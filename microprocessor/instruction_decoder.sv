==> flow/design.v <==
module instruction_decoder (
        input wire clk,
        input wire sync_reset,
        input wire [7:0] next_instr,
        output reg jmp,
        output reg jmp_nz,
        output reg [3:0] ir_nibble,  
        output reg i_sel,
        output reg y_sel,
        output reg x_sel,
        output wire [3:0] source_sel,
        output reg [8:0] reg_en,  
        output wire [7:0] ir, from_ID,
        output wire  NOPC8, NOPCF, NOPD8, NOPDF
    );
    always @ (*)
        from_ID <= reg_en[7:0];
    always @ (*)
        if (ir==8'hC8)
            NOPC8 <= 1'b1;
        else
            NOPC8 <= 1'b0;
    always @ (*)
        if (ir==8'hCF)
            NOPCF <= 1'b1;
        else
            NOPCF <= 1'b0;
    always @ (*)
        if (ir==8'hD8)
            NOPD8 <= 1'b1;
        else
            NOPD8 <= 1'b0;
    always @ (*)
        if (ir==8'hDF)
            NOPDF <= 1'b1;
        else
            NOPDF <= 1'b0;
    always @ ( posedge clk )  
    begin
        ir <= next_instr;
    end
    always @ (*)
        ir_nibble <= ir[3:0];
    always @ (*)
    if (sync_reset == 1'b1)
        reg_en[0] <= 1'b1;
    else if ((ir[7]==1'b0) && (ir[6:4]==3'd0))   
        reg_en[0] <= 1'b1;
    else if ((ir[7:6]==2'b10) && (ir[5:3]==3'd0))  
        reg_en[0] <= 1'b1;
    else
        reg_en[0] <= 1'b0;
    always @ (*)
    if (sync_reset == 1'b1)
        reg_en[1] <= 1'b1;
    else if ((ir[7]==1'b0) && (ir[6:4]==3'd1))   
        reg_en[1] <= 1'b1;
    else if ((ir[7:6]==2'b10) && (ir[5:3]==3'd1))  
        reg_en[1] <= 1'b1;
    else
        reg_en[1] <= 1'b0;
    always @ (*)
    if (sync_reset == 1'b1)
        reg_en[2] <= 1'b1;
    else if ((ir[7]==1'b0) && (ir[6:4]==3'd2))   
        reg_en[2] <= 1'b1;
    else if ((ir[7:6]==2'b10) && (ir[5:3]==3'd2))  
        reg_en[2] <= 1'b1;
    else
        reg_en[2] <= 1'b0;
    always @ (*)
    if (sync_reset == 1'b1)
        reg_en[3] <= 1'b1;
    else if ((ir[7]==1'b0) && (ir[6:4]==3'd3))   
        reg_en[3] <= 1'b1;
    else if ((ir[7:6]==2'b10) && (ir[5:3]==3'd3))  
        reg_en[3] <= 1'b1;
    else
        reg_en[3] <= 1'b0;
    always @ (*)
    if (sync_reset == 1'b1)
        reg_en[5] <= 1'b1;
    else if ((ir[7]==1'b0) && (ir[6:4]==3'd5))   
        reg_en[5] <= 1'b1;
    else if ((ir[7:6]==2'b10) && (ir[5:3]==3'd5))  
        reg_en[5] <= 1'b1;
    else
        reg_en[5] <= 1'b0;
    always @ (*)
    if (sync_reset == 1'b1)
        reg_en[6] <= 1'b1;
    else if ((ir[7]==1'b0) && ((ir[6:4]==3'd6) || (ir[6:4]==3'd7)))   
        reg_en[6] <= 1'b1;
    else if ((ir[7:6]==2'b10) && ((ir[5:3]==3'd6) || (ir[5:3]==3'd7)) )  
        reg_en[6] <= 1'b1;
    else if ((ir[7:6]==2'b10) && (ir[2:0]==3'd7))  
        reg_en[6] <= 1'b1;
    else
        reg_en[6] <= 1'b0;
    always @ (*)
    if (sync_reset == 1'b1)
        reg_en[7] <= 1'b1;
    else if ((ir[7]==1'b0) && (ir[6:4]==3'd7))   
        reg_en[7] <= 1'b1;
    else if ((ir[7:6]==2'b10) && (ir[5:3]==3'd7))  
        reg_en[7] <= 1'b1;
    else
        reg_en[7] <= 1'b0;
    always @ (*)
    if (sync_reset == 1'b1)
        reg_en[4] = 1'b1;
    else if (ir[7:5]==3'b110)  
        reg_en[4] = 1'b1;
    else
        reg_en[4] = 1'b0;
    always @ (*)
    if (sync_reset == 1'b1)
        reg_en[8] = 1'b1;
    else if ((ir[7]==1'b0) && (ir[6:4]==3'd4))
        reg_en[8] = 1'b1;
    else if ((ir[7:6]==2'b10) && (ir[5:3]==3'd4))
        reg_en[8] = 1'b1;
    else
        reg_en[8] = 1'b0;
    always @ (*)
        if (sync_reset == 1'b1)
            source_sel <= 4'd10; 
        else if (ir[7]==1'b0)                 
            source_sel <= 4'd8;     
        else if (ir[7:6]==2'b10)         
            begin
                if ((ir[5:3]==ir[2:0]) && (ir[5:3]!=3'd4) )  
                    source_sel <= 4'd9;  
                else if ((ir[5:3]==ir[2:0]) && (ir[5:3]==3'd4) )   
                    source_sel <= 4'd4;  
                else
                    source_sel <= ir[2:0];   
            end
        else
            source_sel <= 4'd10;
    always @ (*)
    begin
        if (sync_reset == 1'b1)
        begin
            x_sel <= 1'b0;
            y_sel <= 1'b0;
        end
        else
        begin
            x_sel <= ir[4];
            y_sel <= ir[3];
        end
    end
    always @ (*)         
    begin
        if (sync_reset == 1'b1)
            i_sel <= 1'b0;
        else if ((ir[7]==1'b0) && (ir[6:4]==3'd6))      
            i_sel <= 1'b0;
        else if ((ir[7:6]==2'b10) && (ir[5:3]==3'd6))  
            i_sel <= 1'b0;
        else
            i_sel <= 1'b1;
    end
    always @ (*)
    if (sync_reset == 1'b1)
        begin
            jmp <= 1'b0;
            jmp_nz <= 1'b0;
        end
    else if (ir[7:4] == 4'b1110)  
        begin
            jmp <= 1'b1;
            jmp_nz <= 1'b0;
        end
    else if (ir[7:4] == 4'b1111)  
        begin
            jmp <= 1'b0;
            jmp_nz <= 1'b1;
        end
    else
        begin   
            jmp <= 1'b0;
            jmp_nz <= 1'b0;
        end
endmodule
**Tool chain data of instruction_decoder**

Tool output for the design above, in the order of the flow.
Line numbers count from 1 in the design file above.
Operators carry their Yosys type and port widths (W data, S select, Z words).
Library cell names are shortened.
The mark n/a stands for no value.

- Design top: instruction_decoder
- Clock input: clk
- Library: sky130hd
- Library corner: tt_025C_1v80

**After elaboration**

Counts by Yosys on the flattened word-level netlist (proc, flatten, opt, wreduce; memories kept). Register bits leave out memories and registers merged into their read ports (data or address); mux counts leave out enables and synchronous resets folded into registers. Print and check cells are left out. Cells with the same type and inputs are merged into one.

- Input port bits: 10
- Output and inout port bits: 42
- Bits in registers: 8

- Equality and inequality tests: 25
- Reduce/logical cells: 25
- Multiplexer cells: 46
- Bitwise operators: 1

Operators by type and width:

| kind | count |
|---|---|
| $mux W1 | 41 |
| $eq A8 B8 Y1 const B | 4 |
| $eq A3 B3 Y1 const B | 10 |
| $logic_and A1 B1 Y1 | 21 |
| $mux W4 | 4 |
| $eq A3 B2 Y1 const B | 4 |
| $eq A4 B4 Y1 const B | 2 |
| $eq A3 B1 Y1 const B | 2 |
| $logic_not A3 Y1 | 2 |
| $eq A3 B3 Y1 | 1 |
| $ne A3 B3 Y1 const B | 1 |
| $mux W3 | 1 |
| $logic_or A1 B1 Y1 | 2 |
| $eq A2 B2 Y1 const B | 1 |
| $not A1 Y1 | 1 |

**Depth**

Yosys ltp: most cells in a row. Word level: on the elaborated netlist, between registers, memories and ports. Mapped: between sequential cells and ports; inverters and the memories' decode and read muxes count.

- Depth after elaboration: 7
- ABC_AREA: 0
- Mapped depth: 5
- Depth with buffers taken out: 3

**Synthesis result**

Yosys stat after the flow's synthesis: flattened, memories mapped to cells. It holds for the ABC_AREA given above (unset counts as 0); a run with the other value may have another netlist.

Cells by type:

| cell type | count | area in all (µm²) |
|---|---|---|
| dfxtp_1 | 8 | 160.154 |
| buf_4 | 13 | 97.594 |
| nand2b_1 | 7 | 43.792 |
| nor3_1 | 5 | 25.024 |
| a21o_1 | 3 | 22.522 |
| o21bai_1 | 3 | 22.522 |
| nor2b_1 | 3 | 18.768 |
| xnor2_1 | 2 | 17.517 |
| xnor2_2 | 1 | 16.266 |
| buf_2 | 3 | 15.014 |
| nor2_1 | 4 | 15.014 |
| nor2b_4 | 1 | 13.763 |
| and3_1 | 2 | 12.512 |
| nor4_2 | 1 | 12.512 |
| o22ai_1 | 2 | 12.512 |
| buf_6 | 1 | 11.261 |
| mux2_2 | 1 | 11.261 |
| a21bo_1 | 1 | 10.01 |

Not listed: further types 17, cells in them 21.

- Chip area (Yosys): 680.7 µm²
- Area of sequential cells: 160.2 µm²
- Buffer cells: 18
- Mapped flip-flops: 8
- Standard cells after synthesis: 82

**Path before layout**

Source: OpenSTA report_checks on the synthesized netlist (no wires, ideal clock, input and output delay 20% of the period each), path of least setup slack; recovery checks are left aside. Register names are those of the netlist, which keeps one name where synthesis merged equal registers.

- Path kind: reg2out
- Start: reg ir[6]
- End: out reg_en[6]
- External output delay: 326 ps
- Data arrival time: 1308 ps
- Clock period: 1630 ps
- Time at the first pin: 0 ps
- Data required time: 1304 ps
- Path delay: 1308 ps
- Driving pins on the path: 6
- Slack: -4 ps
- Period reached after synthesis: 1634 ps

"path delay" is the arrival time less input delay plus setup time.
A path that ends at an output port has no setup time.
"driving pins on the path" counts driving pins, that of a launching flip-flop among them; a cell with two outputs on the path counts twice.
"period reached after synthesis" = period - worst setup slack (recovery checks aside). The figure is calculated, with input and output delays left at 20% of the set period.
The rows between start and end are the longest chain of elaborated cells between them; the timing report does not say that the signal goes this way. Where chains are equally long, one stands for them.
A line is the first line of the expression or statement that the cell stems from. Yosys adds cells for indexed reads and writes and turns some case tables into memories.

- Cell sequence: dfxtp_1 buf_2 nor2b_4 a21bo_1 a221o_1 buf_4
- Length of the longest elaborated chain: 6

Ends and longest elaborated chain, after synthesis:

| item | RTL line | source |
|---|---|---|
| start: declaration | 13 | `output wire [7:0] ir, from_ID,` |
| start: assignment | 40 | `ir <= next_instr;` |
| $eq A2 B2 Y1 | 96 | `else if ((ir[7:6]==2'b10) && (ir[2:0]==3'd7))` |
| $logic_and A1 B1 Y1 | 96 |  |
| $mux W1 | 96 |  |
| $mux W1 | 94 | `else if ((ir[7:6]==2'b10) && ((ir[5:3]==3'd6) \|\| (ir[5:3]==3'd7)) )` |
| $mux W1 | 92 | `else if ((ir[7]==1'b0) && ((ir[6:4]==3'd6) \|\| (ir[6:4]==3'd7)))` |
| $mux W1 | 90 | `if (sync_reset == 1'b1)` |
| end: declaration | 12 | `output reg [8:0] reg_en,` |

**Worst path after layout**

From the final timing report of run B: the path of least setup slack in the routed layout; clock arrival at registers is part of the times.
The path's times are printed in steps of 10 ps; the period is the one set.

- Path kind: reg2out
- Start: reg ir[5]
- End: out reg_en[5]
- Data required time: 2540 ps
- Time at the first pin: 250 ps
- External output delay: 630 ps
- Driving pins on the path: 5
- Slack: 340 ps
- Data arrival time: 2200 ps
- Clock period: 3170 ps

The rows between start and end are the longest chain of elaborated cells between them; the timing report does not say that the signal goes this way. Where chains are equally long, one stands for them.

- Cell sequence: dfxtp_1 nand2b_1 nor4bb_1 or3_1 clkdlybuf4s50_1
- Length of the longest elaborated chain: 5

Ends and longest elaborated chain, post-layout:

| item | RTL line | source |
|---|---|---|
| start: declaration | 13 | `output wire [7:0] ir, from_ID,` |
| start: assignment | 40 | `ir <= next_instr;` |
| $eq A3 B3 Y1 | 85 | `else if ((ir[7:6]==2'b10) && (ir[5:3]==3'd5))` |
| $logic_and A1 B1 Y1 | 85 |  |
| $mux W1 | 85 |  |
| $mux W1 | 83 | `else if ((ir[7]==1'b0) && (ir[6:4]==3'd5))` |
| $mux W1 | 81 | `if (sync_reset == 1'b1)` |
| end: declaration | 12 | `output reg [8:0] reg_en,` |

FLOW RESULTS
============

Module instruction_decoder, platform sky130hd: 2 stored runs of the flow (Yosys, OpenROAD) with differing settings, in no particular order. Input and output delays are each 20% of the period that was set; the output load is 0.01 pF.
By "achieved period" is meant the clock period of the run minus its worst setup slack. This is arithmetic on one report: input and output delays are still those of the set period (20% each).
"allowed time less slack (worst setup path)": the worst setup path's part of the clock period (all of it between registers, 20% less for each end at a port) less its slack. A launch clock that arrives late makes it longer, a capture clock that arrives late makes it shorter.
"total power after layout" rests on the timing tool's default activity at the inputs, not on a simulated workload.
"allowed time less slack (worst setup path)" is given in steps of 10 ps.
Among the settings, - means not set for that run.
A result given as - is not shown for that run.

| name | run A | run B |
|---|---|---|
| period_ns | 1.18 | 3.17 |
| CORE_UTILIZATION | 65 | 40 |
| PLACE_DENSITY_LB_ADDON | 0.01 | - |
| CORE_ASPECT_RATIO | 0.69 | - |
| CORE_MARGIN | 8 | 2 |
| CELL_PAD_IN_SITES_GLOBAL_PLACEMENT | 0 | - |
| ABC_AREA | 1 | - |
| GPL_ROUTABILITY_DRIVEN | 1 | - |
| CTS_CLUSTER_DIAMETER | 289 | - |
| MIN_ROUTING_LAYER | met2 | - |
| CAP_MARGIN | 20 | 20 |
| SLEW_MARGIN | 20 | 20 |
| mapped cell area after synthesis (µm²) | - | 680.7 |
| die size (µm²) | - | 2047.6 |
| standard-cell area of the final layout (µm²) | - | 1113.6 |
| utilization | - | 0.714 |
| worst setup slack after layout (ps) | - | 335 |
| total negative setup slack (ps) | - | 0 |
| worst-case hold slack (ps) | - | 824 |
| total power after layout (W) | - | 0.0003176 |
| achieved period (ps) | - | 2835 |
| allowed time less slack (worst setup path) (ps) | - | 2200 |
| worst setup path type | - | reg2out |

Run A: no results, floorplanning failed with PDN-0185
